==> flow/design.v <==
`timescale 1ns / 1ps
module Dependancy_Check_Block(Ins,Clkk,mux_sel_a,mux_sel_b,imm_sel,imm,mem_en_dec,mem_rw_dec,mem_mux_sel_dec,RW_dec,Op_ex);
input [19:0]Ins; 
input Clkk; 
output reg [1:0]mux_sel_a; 
output reg [1:0]mux_sel_b; 
output reg imm_sel; 
output reg [7:0]imm; 
output reg mem_en_dec; 
output reg mem_mux_sel_dec; 
output reg mem_rw_dec; 
output reg [4:0]Op_ex; 
output reg [4:0]RW_dec; 
reg [4:0]RegA,RegB,Register1,Register2,Register3,Register4;
reg [14:0]Rw;
reg UCJump,CJump,Load,Load1,Store,AND1,AND2,AND3,NOR;
reg Q1,Q2,Q;
wire clkbuf1,clkbuf2,clkbuf3,clkbuf4;
assign clkbuf1 = (~(~Clkk));
assign clkbuf2 = (~(~clkbuf1));
assign clkbuf3 = (~(~clkbuf2));
assign clkbuf4 = (~(~clkbuf3));
initial
begin
	Register1 = 0; 
	Register2 = 0;
	Register3 = 0;
	Register4 = 0;
	Q = 0;
	Q1 = 0;
	Q2 = 0;
	NOR=1;
	UCJump=0;
	CJump=0;
	Load=0;
	Load1=0;
	Store=0;
	AND1=0;
	AND2=0;
	AND3=0;
end
always@(NOR,Ins,RegA,RegB,Register4,Register3,Register2,Q,Q1,Q2)
begin
	UCJump = Ins[19] & Ins[18] & ~Ins[17] & ~Ins[16] & ~Ins[15]; 
	CJump = Ins[19] & Ins[18] & Ins[17] ; 
	Load = Ins[19] & ~Ins[18] & Ins[17] & ~Ins[16] & ~Ins[15] & ~Q; 
	Load1 = Ins[19] & ~Ins[18] & Ins[17] & ~Ins[16] & ~Ins[15] ; 
	Store = Ins[19] & ~Ins[18] & Ins[17] & ~Ins[16] & Ins[15] ; 
	AND1 = Ins[15] & ~Q1; 
	AND2 = Load1 & ~Q2; 
	AND3 = ~Ins[19] & Ins[18]; 
	NOR = ~(UCJump | CJump | Q);	 
	if(NOR==1)
	begin
		Rw = Ins[14:0];
	end
	else
	begin
		Rw = 15'b000000000000000;
	end
	if(Register2==RegA) 
	begin
		mux_sel_a = 2'b01;
	end
	else if(Register3==RegA) 
	begin
		mux_sel_a = 2'b10;
	end
	else if(Register4==RegA) 
	begin
		mux_sel_a = 2'b11;
	end
	else
	begin
		mux_sel_a = 2'b00;
	end
	if(Register2==RegB) 
	begin
		mux_sel_b = 2'b01;
	end
	else if(Register3==RegB) 
	begin
		mux_sel_b = 2'b10;
	end
	else if(Register4==RegB) 
	begin
		mux_sel_b = 2'b11;
	end
	else
	begin
		mux_sel_b = 2'b00;
	end
	mem_rw_dec = Q1 | Store; 
	mem_mux_sel_dec = ~Q1 & Q2; 
	mem_en_dec = Q2 | Store;	 
end
always@(posedge clkbuf4)
begin
	Q <= Load;
	Q1 <= AND1;
	Q2 <= AND2;		
	RegB[4:0] <= Rw[4:0]; 
	RegA[4:0] <= Rw[9:5];
	RW_dec[4:0] <= Rw[14:10];
	Op_ex[4:0] <= Ins[19:15];
	Register1<=Rw[14:10];
	Register2<=Register1;
	Register3<=Register2;
	Register4<=Register3; 
	imm_sel <= AND3; 
	imm[4:0]<=Ins[4:0]; 
	imm[7:5]<=3'b000;	
end
endmodule
Reports on Dependancy_Check_Block
Tool output for the design above, in the order of the flow.
Line numbers count from 1 in the design file above.
Operators: Yosys type, input widths -> output width; for muxes data width and select width s.
Library cell names are shortened.
Not given: n/a
- design top: Dependancy_Check_Block
- clock: Clkk
- standard-cell library: sky130hd
- corner: tt_025C_1v80

Elaborated design
Source: Yosys, flattened and elaborated, memories not mapped. Widths are those after wreduce. Registers that Yosys merges into a memory's read port (data or address) are not register bits. Print and check cells do not count.
- equality and inequality tests at 6
- multiplexer cells at 7
- noted bitwise gates (word level): 27
- operators by type and width (kind ; count):
    $eq 5x5->1 ; 6
    $and 1x1->1 ; 15
    $mux 15 ; 1
    $mux 2 ; 6
    $not 1->1 ; 8
    $or 1x1->1 ; 4
- register bits after elaboration: 49
- input port bits: 21
- noted elaborated cells: 53

Longest topological paths
Longest topological path by Yosys (ltp), each cell counted once; first at word level (registers and memories cut), then after technology mapping (sequential cells cut; the memories' decode and read muxes count).
- word-level depth: 7
- ABC_AREA: 0
- depth in mapped cells: 4

Netlist
Source: synth_stat.txt of the flow (Yosys; design flattened, memories mapped). It holds for the ABC_AREA given above (unset counts as 0); a run with the other value may have another netlist.
- cells in the netlist: 127
- synthesis area: 1560.2 um2
- flip-flops: 49
- cells by type (type ; count ; total area (um2)):
    dfxtp_1 ; 49 ; 980.941
    xnor2_1 ; 16 ; 140.134
    xor2_1 ; 14 ; 122.618
    and2_1 ; 15 ; 93.84
    nand3_1 ; 6 ; 30.029
    buf_4 ; 3 ; 22.522
    o32a_2 ; 2 ; 22.522
    nor3_1 ; 4 ; 20.019
    o32ai_1 ; 2 ; 17.517
    a31oi_2 ; 1 ; 12.512
    nand2b_1 ; 2 ; 12.512
    nor2b_1 ; 2 ; 12.512
    buf_6 ; 1 ; 11.261
    or4b_1 ; 1 ; 10.01
    and2b_1 ; 1 ; 7.507
    and3_2 ; 1 ; 7.507
    nor2_1 ; 2 ; 7.507
    o21bai_1 ; 1 ; 7.507
Not listed: further types 4, cells in them 4.

Path before layout
Source: OpenSTA report_checks on the synthesized netlist (no wires, ideal clock, input and output delay 20% of the period each), path of least setup slack; recovery checks are left aside. Register names are those of the netlist, which keeps one name where synthesis merged equal registers.
- path type: register to output
- start point: register RegB[0]
- end point: output port mux_sel_b[0]
- period at 1280 ps
- external output delay: 256 ps
- time at the first pin at 0 ps
- noted arrival time: 1010 ps
- noted data required time: 1024 ps
- setup slack: 14 ps
- noted path delay: 1010 ps
- noted stages on the path: 4
- noted synthesis period reached: 1266 ps
"path delay" = arrival - input delay + setup time.
A path that ends at an output port has no setup time.
"stages on the path" counts driving pins, that of a launching flip-flop among them; a cell with two outputs on the path counts twice.
"synthesis period reached" = period - worst setup slack (recovery checks aside). The figure is calculated, with input and output delays left at 20% of the set period.
Between the ends stands the longest chain of elaborated cells between them, by number of cells; it is not shown to be the way that was timed. Of several equally long chains one is given.
A line is the first line of the expression or statement that the cell stems from. Yosys adds cells for indexed reads and writes and turns some case tables into memories.
- cell sequence: dfxtp_1 xnor2_1 nand3_1 o32ai_1
- cells in the longest elaborated chain at 4
- elaborated cells on any way between the ends at 6
- those cells by class: eq/ne: 3; mux: 3
- ends and longest elaborated chain, after synthesis (item ; line ; RTL):
    start: declaration ; 14 ; reg [4:0]RegA,RegB,Register1,Register2,Register3,Register4;
    start: assignment ; 102 ; RegB[4:0] <= Rw[4:0];
    $eq 5x5->1 ; 85 ; else if(Register4==RegB)
    $mux 2 ; 85 ;
    $mux 2 ; 81 ; else if(Register3==RegB)
    $mux 2 ; 77 ; if(Register2==RegB)
    end: declaration ; 6 ; output reg [1:0]mux_sel_b;

Worst path after layout
Path of least setup slack in the final report of entry A (OpenROAD, finished layout, wires in). Where an end is a register, its clock arrival counts in the times.
The report prints the path's times to 10 ps; the period is as set.
- path type: register to output
- start point: register RegA[3]
- end point: output port mux_sel_a[1]
- period at 1700 ps
- external output delay: 340 ps
- time at the first pin at 290 ps
- noted arrival time: 1450 ps
- noted data required time: 1360 ps
- setup slack: -90 ps
- noted stages on the path: 5
Between the ends stands the longest chain of elaborated cells between them, by number of cells; it is not shown to be the way that was timed. Of several equally long chains one is given.
- cell sequence: dfxtp_2 buf_4 xor2_1 o32a_2 buf_6
- cells in the longest elaborated chain at 4
- elaborated cells on any way between the ends at 6
- those cells by class: eq/ne: 3; mux: 3
- ends and longest elaborated chain, after layout (item ; line ; RTL):
    start: declaration ; 14 ; reg [4:0]RegA,RegB,Register1,Register2,Register3,Register4;
    start: assignment ; 103 ; RegA[4:0] <= Rw[9:5];
    $eq 5x5->1 ; 69 ; else if(Register4==RegA)
    $mux 2 ; 69 ;
    $mux 2 ; 65 ; else if(Register3==RegA)
    $mux 2 ; 61 ; if(Register2==RegA)
    end: declaration ; 5 ; output reg [1:0]mux_sel_a;

Design Dependancy_Check_Block on sky130hd. What follows are 2 stored runs of the flow, each under its own settings; their order means nothing. The constraints put input and output delay at 20% of the set period each and load the outputs with 0.01 pF.
"period reached" = clock period - worst setup slack. The figure is calculated, with input and output delays left at 20% of the set period.
"allowed time less slack (worst setup path)" is the time allowed to the run's worst setup path (the clock period less input and output delay, where it has them) less its slack. Clock arrival times count: a late capture clock shortens it, a late launch clock lengthens it.
By "total power of the final layout" is meant OpenSTA's value without simulated activity: inputs other than the clock are taken to toggle once in ten clock periods, and the tool carries that through the logic.
"allowed time less slack (worst setup path)" is given in steps of 10 ps.

Entry A
Settings were period_ns = 1.7; CAP_MARGIN = 20; CORE_MARGIN = 2; CORE_UTILIZATION = 40; SLEW_MARGIN = 20
- chip area after synthesis (Yosys) at 1560.2 um2
- worst slack on setup checks: -85 ps
- post-route utilization: 0.616
- area inside the die boundary at 4416.3 um2
- total negative slack at -257 ps
- period reached: 1785 ps
- total power of the final layout: 2.246 mW
- noted the allowed time less slack (worst setup path): 1450 ps
- worst setup path type: register to output

Entry B
Settings were period_ns = 2.31; CORE_UTILIZATION = 43; SETUP_SLACK_MARGIN = 0.25; CELL_PAD_IN_SITES_GLOBAL_PLACEMENT = 3; CELL_PAD_IN_SITES_DETAIL_PLACEMENT = 1; ABC_AREA = 0; GPL_TIMING_DRIVEN = 0; CAP_MARGIN = 5; SLEW_MARGIN = 30; MIN_ROUTING_LAYER = met2; MAX_ROUTING_LAYER = met4; CORE_MARGIN = 2
- did not finish, placement stopped with GPL-0301
